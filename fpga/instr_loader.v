==> flow/design.v <==
`default_nettype none
`timescale 1ns / 1ps
module instr_loader (
    input wire        clk,
    input wire        nrst,
    input wire        mem_read,
    output wire       mem_ready,
    output wire [31:0] mem_rdata,
    input wire [3:0] sw,
    input wire       btn_e
);
    localparam STATE_IDLE    = 2'd0;
    localparam STATE_LOADING = 2'd1;
    localparam STATE_READY   = 2'd2;
    reg [1:0] state;
    reg [2:0] nibble_idx;
    reg [31:0] instr_accum;
    reg [18:0] btn_e_filter;
    wire btn_e_debounced = &btn_e_filter;
    reg btn_e_prev;
    wire btn_e_press = btn_e_debounced && !btn_e_prev;
    always @(posedge clk) begin
        if (!nrst) begin
            btn_e_filter <= 19'b0;
            btn_e_prev <= 1'b0;
        end else begin
            btn_e_filter <= {btn_e_filter[17:0], btn_e};
            btn_e_prev <= btn_e_debounced;
        end
    end
    assign mem_rdata = instr_accum;
    assign mem_ready = (state == STATE_READY) && mem_read;
    always @(posedge clk) begin
        if (!nrst) begin
            state <= STATE_IDLE;
            nibble_idx <= 3'd0;
            instr_accum <= 32'd0;
        end else begin
            case (state)
                STATE_IDLE: begin
                    if (mem_read) begin
                        state <= STATE_LOADING;
                        nibble_idx <= 3'd0;
                        instr_accum <= 32'd0;
                    end
                end
                STATE_LOADING: begin
                    if (btn_e_press) begin
                        instr_accum[{nibble_idx, 2'b00} +: 4] <= sw;
                        if (nibble_idx == 3'd7) begin
                            state <= STATE_READY;
                        end else begin
                            nibble_idx <= nibble_idx + 3'd1;
                        end
                    end
                end
                STATE_READY: begin
                    if (mem_read) begin
                        state <= STATE_IDLE;
                    end
                end
            endcase
        end
    end
endmodule
# Reports on instr_loader
# What the tools print for instr_loader, step after step.
# Lines are those of the file above, counted from 1.
# Library cell names are shortened.
# A cell with - has no value.
[inputs]
top = "instr_loader"
clock = "clk"
lib = "sky130hd"
lib_corner = "tt_025C_1v80"

# Word level
# Yosys after proc, flatten, opt, wreduce and memory -nomap, before mapping. Memory bits, and registers merged into a memory's read port (data or address), are not among the register bits. Print and check cells are not counted. Equal cells are merged and count once.
[bits]
ff_bits = 57
in_bits = 8
output_inout_bits = 33
[classes]
addsub = 2
n_eq = 8
shifts = 2
n_mux = 12
n_logic = 3
reduce_and_logical = 10
[op_table]
columns = ["operator", "count"]
rows = [
  ["32-bit case mux with 2-bit select", 1],
  ["32-bit two-way mux", 2],
  ["4-bit by 33-bit variable shift with 32-bit output", 1],
  ["4-bit by 33-bit variable shift with 32-bit output with constant A", 1],
  ["5-bit negation with 33-bit output", 1],
  ["32-bit AND", 1],
  ["32-bit OR", 1],
  ["32-bit inverter", 1],
  ["19-bit AND reduction", 1],
  ["2-bit inequality test with constant B", 5],
  ["3-bit two-way mux", 3],
  ["2-bit two-way mux", 4],
  ["3-bit case mux with 2-bit select", 1],
  ["2-bit case mux with 3-bit select", 1],
  ["5-bit AND reduction", 1],
  ["4-bit AND reduction", 1],
  ["3-bit by 1-bit adder with 3-bit output with constant B", 1],
  ["3-bit == test with constant B", 1],
  ["3-bit AND reduction", 1],
  ["3-bit nonzero test", 1],
  ["1-bit logical AND", 2],
  ["2-bit by 1-bit == test with 1-bit output with constant B", 1],
  ["2-bit == test with constant B", 1],
  ["2-bit zero test", 1],
  ["2-bit nonzero test", 1],
  ["1-bit zero test", 1],
]

# Longest topological paths
# Depth = most cells in a row (Yosys ltp): at word level without a register or memory, in the mapped netlist without a sequential cell, where the memories' decode and read muxes count.
[depth]
depth_word = 7
ABC_AREA = 1
mapped_depth = 16
ltp_nobuf = 14

# Mapped cells and area
# Source: synth_stat.txt of the flow (Yosys; design flattened, memories mapped). It holds for the ABC_AREA given above (unset counts as 0); a run with the other value may have another netlist.
[types]
columns = ["type", "count"]
rows = [
  ["dfxtp_1", 58],
  ["nand2_1", 149],
  ["a21oi_2", 26],
  ["a21oi_1", 38],
  ["nand2_2", 26],
  ["inv_1", 34],
  ["nor2_1", 30],
  ["nand3_1", 16],
  ["ha_1", 6],
  ["clkbuf_1", 9],
  ["buf_8", 2],
  ["buf_2", 5],
  ["nand4_1", 4],
  ["buf_6", 2],
  ["nand2_4", 2],
  ["nand3_2", 2],
  ["inv_2", 4],
  ["nor2_2", 2],
]
# Other cell types: 7; their cells: 8.
[mapped]
cells = 423
mapped_area_um2 = 2952.8
ffs = 58

# Worst setup path after synthesis
# Path of least setup slack by OpenSTA after synthesis, without wires, with an ideal clock, recovery checks aside; 20% of the period is set as input and as output delay. Where synthesis merged equal registers, the netlist keeps one of their names.
[synth_timing]
kind = "register -> register"
startpoint = "reg nibble_idx[0]"
endpoint = "reg instr_accum[12]"
period_ps = 2660
setup_time_ps = 71
launch_ps = 0
arrival_time_ps = 2213
t_required_ps = 2589
setup_slack_ps = 376
delay_ps = 2284
driving_pins = 17
n_path_buf = 2
synth_period_reached_ps = 2284
# "delay_ps" is the arrival time less input delay plus setup time.
# "driving_pins" counts driving pins, that of a launching flip-flop among them; a cell with two outputs on the path counts twice.
# "synth_period_reached_ps" is the clock period less the worst setup slack; recovery checks do not enter. This is arithmetic on one report: input and output delays are still those of the set period (20% each).
# The rows between start and end are the longest chain of elaborated cells between them; the timing report does not say that the signal goes this way. Where chains are equally long, one stands for them.
# A line is the first line of the expression or statement that the cell stems from. Yosys adds cells for indexed reads and writes and turns some case tables into memories.
# At most two assigning lines are given for a register; there are more.
# Where a signal picks the word or bit written, the line may be left out of the assigning lines.
[synth_via]
cell_sequence = "dfxtp_1 -> buf_4 -> inv_2 -> buf_2 -> ha_1 -> ha_1 -> inv_1 -> ha_1 -> inv_1 -> nand2_1 -> nor2_1 -> nand2_1 -> nor2_1 -> nand2_1 -> a21oi_1 -> nand2_2 -> a21oi_2"
elab_chain_cells = 7
cone_cells = 8
cone_lines = 3
classes_between = "add/sub (1); shift (2); mux (2); logic (3)"
[synth_rtl]
columns = ["item", "line_no", "source"]
rows = [
  ["start, declared", 16, "reg [2:0] nibble_idx;"],
  ["start, assigned", 36, "nibble_idx <= 3'd0;"],
  ["start, assigned", 53, "nibble_idx <= nibble_idx + 3'd1;"],
  ["5-bit negation with 33-bit output", 49, "instr_accum[{nibble_idx, 2'b00} +: 4] <= sw;"],
  ["4-bit by 33-bit variable shift with 32-bit output", 49, ""],
  ["32-bit inverter", 49, ""],
  ["32-bit AND", 49, ""],
  ["32-bit OR", 49, ""],
  ["32-bit two-way mux", 48, "if (btn_e_press) begin"],
  ["32-bit case mux with 2-bit select", 39, "case (state)"],
  ["end, assigned", 37, "instr_accum <= 32'd0;"],
  ["end, assigned", 44, "instr_accum <= 32'd0;"],
  ["end, declared", 17, "reg [31:0] instr_accum;"],
]

# Path in the finished layout
# Path of least setup slack in the final report of run B (OpenROAD, finished layout, wires in). Where an end is a register, its clock arrival counts in the times.
# The report prints the path's times to 10 ps; the period is as set.
[layout_timing]
kind = "register -> register"
startpoint = "reg nibble_idx[0]"
endpoint = "reg instr_accum[29]"
period_ps = 1780
setup_time_ps = 60
launch_ps = 350
arrival_time_ps = 2370
t_required_ps = 2060
setup_slack_ps = -310
driving_pins = 16
n_path_buf = 1
# The rows between start and end are the longest chain of elaborated cells between them; the timing report does not say that the signal goes this way. Where chains are equally long, one stands for them.
# At most two assigning lines are given for a register; there are more.
# Where a signal picks the word or bit written, the line may be left out of the assigning lines.
[layout_via]
cell_sequence = "dfxtp_4 -> inv_4 -> buf_8 -> ha_4 -> ha_4 -> inv_2 -> ha_4 -> inv_8 -> nand2_4 -> nor2_4 -> nand2_4 -> nor2_4 -> nand2_2 -> a21oi_2 -> nand2_2 -> a21oi_2"
elab_chain_cells = 7
cone_cells = 8
cone_lines = 3
classes_between = "add/sub (1); shift (2); mux (2); logic (3)"
[layout_rtl]
columns = ["item", "line_no", "source"]
rows = [
  ["start, declared", 16, "reg [2:0] nibble_idx;"],
  ["start, assigned", 36, "nibble_idx <= 3'd0;"],
  ["start, assigned", 53, "nibble_idx <= nibble_idx + 3'd1;"],
  ["5-bit negation with 33-bit output", 49, "instr_accum[{nibble_idx, 2'b00} +: 4] <= sw;"],
  ["4-bit by 33-bit variable shift with 32-bit output", 49, ""],
  ["32-bit inverter", 49, ""],
  ["32-bit AND", 49, ""],
  ["32-bit OR", 49, ""],
  ["32-bit two-way mux", 48, "if (btn_e_press) begin"],
  ["32-bit case mux with 2-bit select", 39, "case (state)"],
  ["end, assigned", 37, "instr_accum <= 32'd0;"],
  ["end, assigned", 44, "instr_accum <= 32'd0;"],
  ["end, declared", 17, "reg [31:0] instr_accum;"],
]

# Flow measurements of instr_loader on sky130hd: 2 stored runs with different settings, listed in no order. Input and output delays are each 20% of the period that was set; the output load is 0.01 pF.
# "achievedPeriod_ps" is the run's clock period less its worst setup slack. It is reckoned from that one timing run; input and output delays stay at 20% of the period that was set.
# "worst_path_ps" = time allowed to the worst setup path (clock period - input delay - output delay, where it has them) - its slack; a late launch clock adds to it, a late capture clock takes from it.
# "power.total_mw" rests on the timing tool's default activity at the inputs, not on a simulated workload.
# "worst_path_ps" is given in steps of 10 ps.

[[run]]
name = "run A"
[run.settings]
period_ns = 1.71
CORE_UTILIZATION = 54
SETUP_SLACK_MARGIN = 0.34
PLACE_DENSITY_LB_ADDON = 0.24
HOLD_SLACK_MARGIN = -0.08
CELL_PAD_IN_SITES_GLOBAL_PLACEMENT = 0
CELL_PAD_IN_SITES_DETAIL_PLACEMENT = 1
ABC_AREA = 1
CTS_CLUSTER_DIAMETER = 257
SLEW_MARGIN = 5
CAP_MARGIN = 20
CORE_MARGIN = 2
[run.results]
outcome = "did not finish, placement stopped with DPL-0033"

[[run]]
name = "run B"
[run.settings]
period_ns = 1.78
CORE_UTILIZATION = 27
SETUP_SLACK_MARGIN = -0.01
PLACE_DENSITY_LB_ADDON = 0.26
CORE_MARGIN = 10
CELL_PAD_IN_SITES_GLOBAL_PLACEMENT = 1
TNS_END_PERCENT = 60
ABC_AREA = 1
GPL_TIMING_DRIVEN = 0
CTS_CLUSTER_SIZE = 37
CAP_MARGIN = 20
SLEW_MARGIN = 20
[run.results]
fin_tns_ps = -7293
achievedPeriod_ps = 2091
worst_setup_slack_ps = -311
synthArea_um2 = 2952.8
ws_hold_ps = 367
final_util_pct = 38.6
worst_path_ps = 2090
critical_path_type = "register -> register"
final_stdcell_area_um2 = 4161.5
power.total_mw = 3.249
die_area_um2 = 15518.9
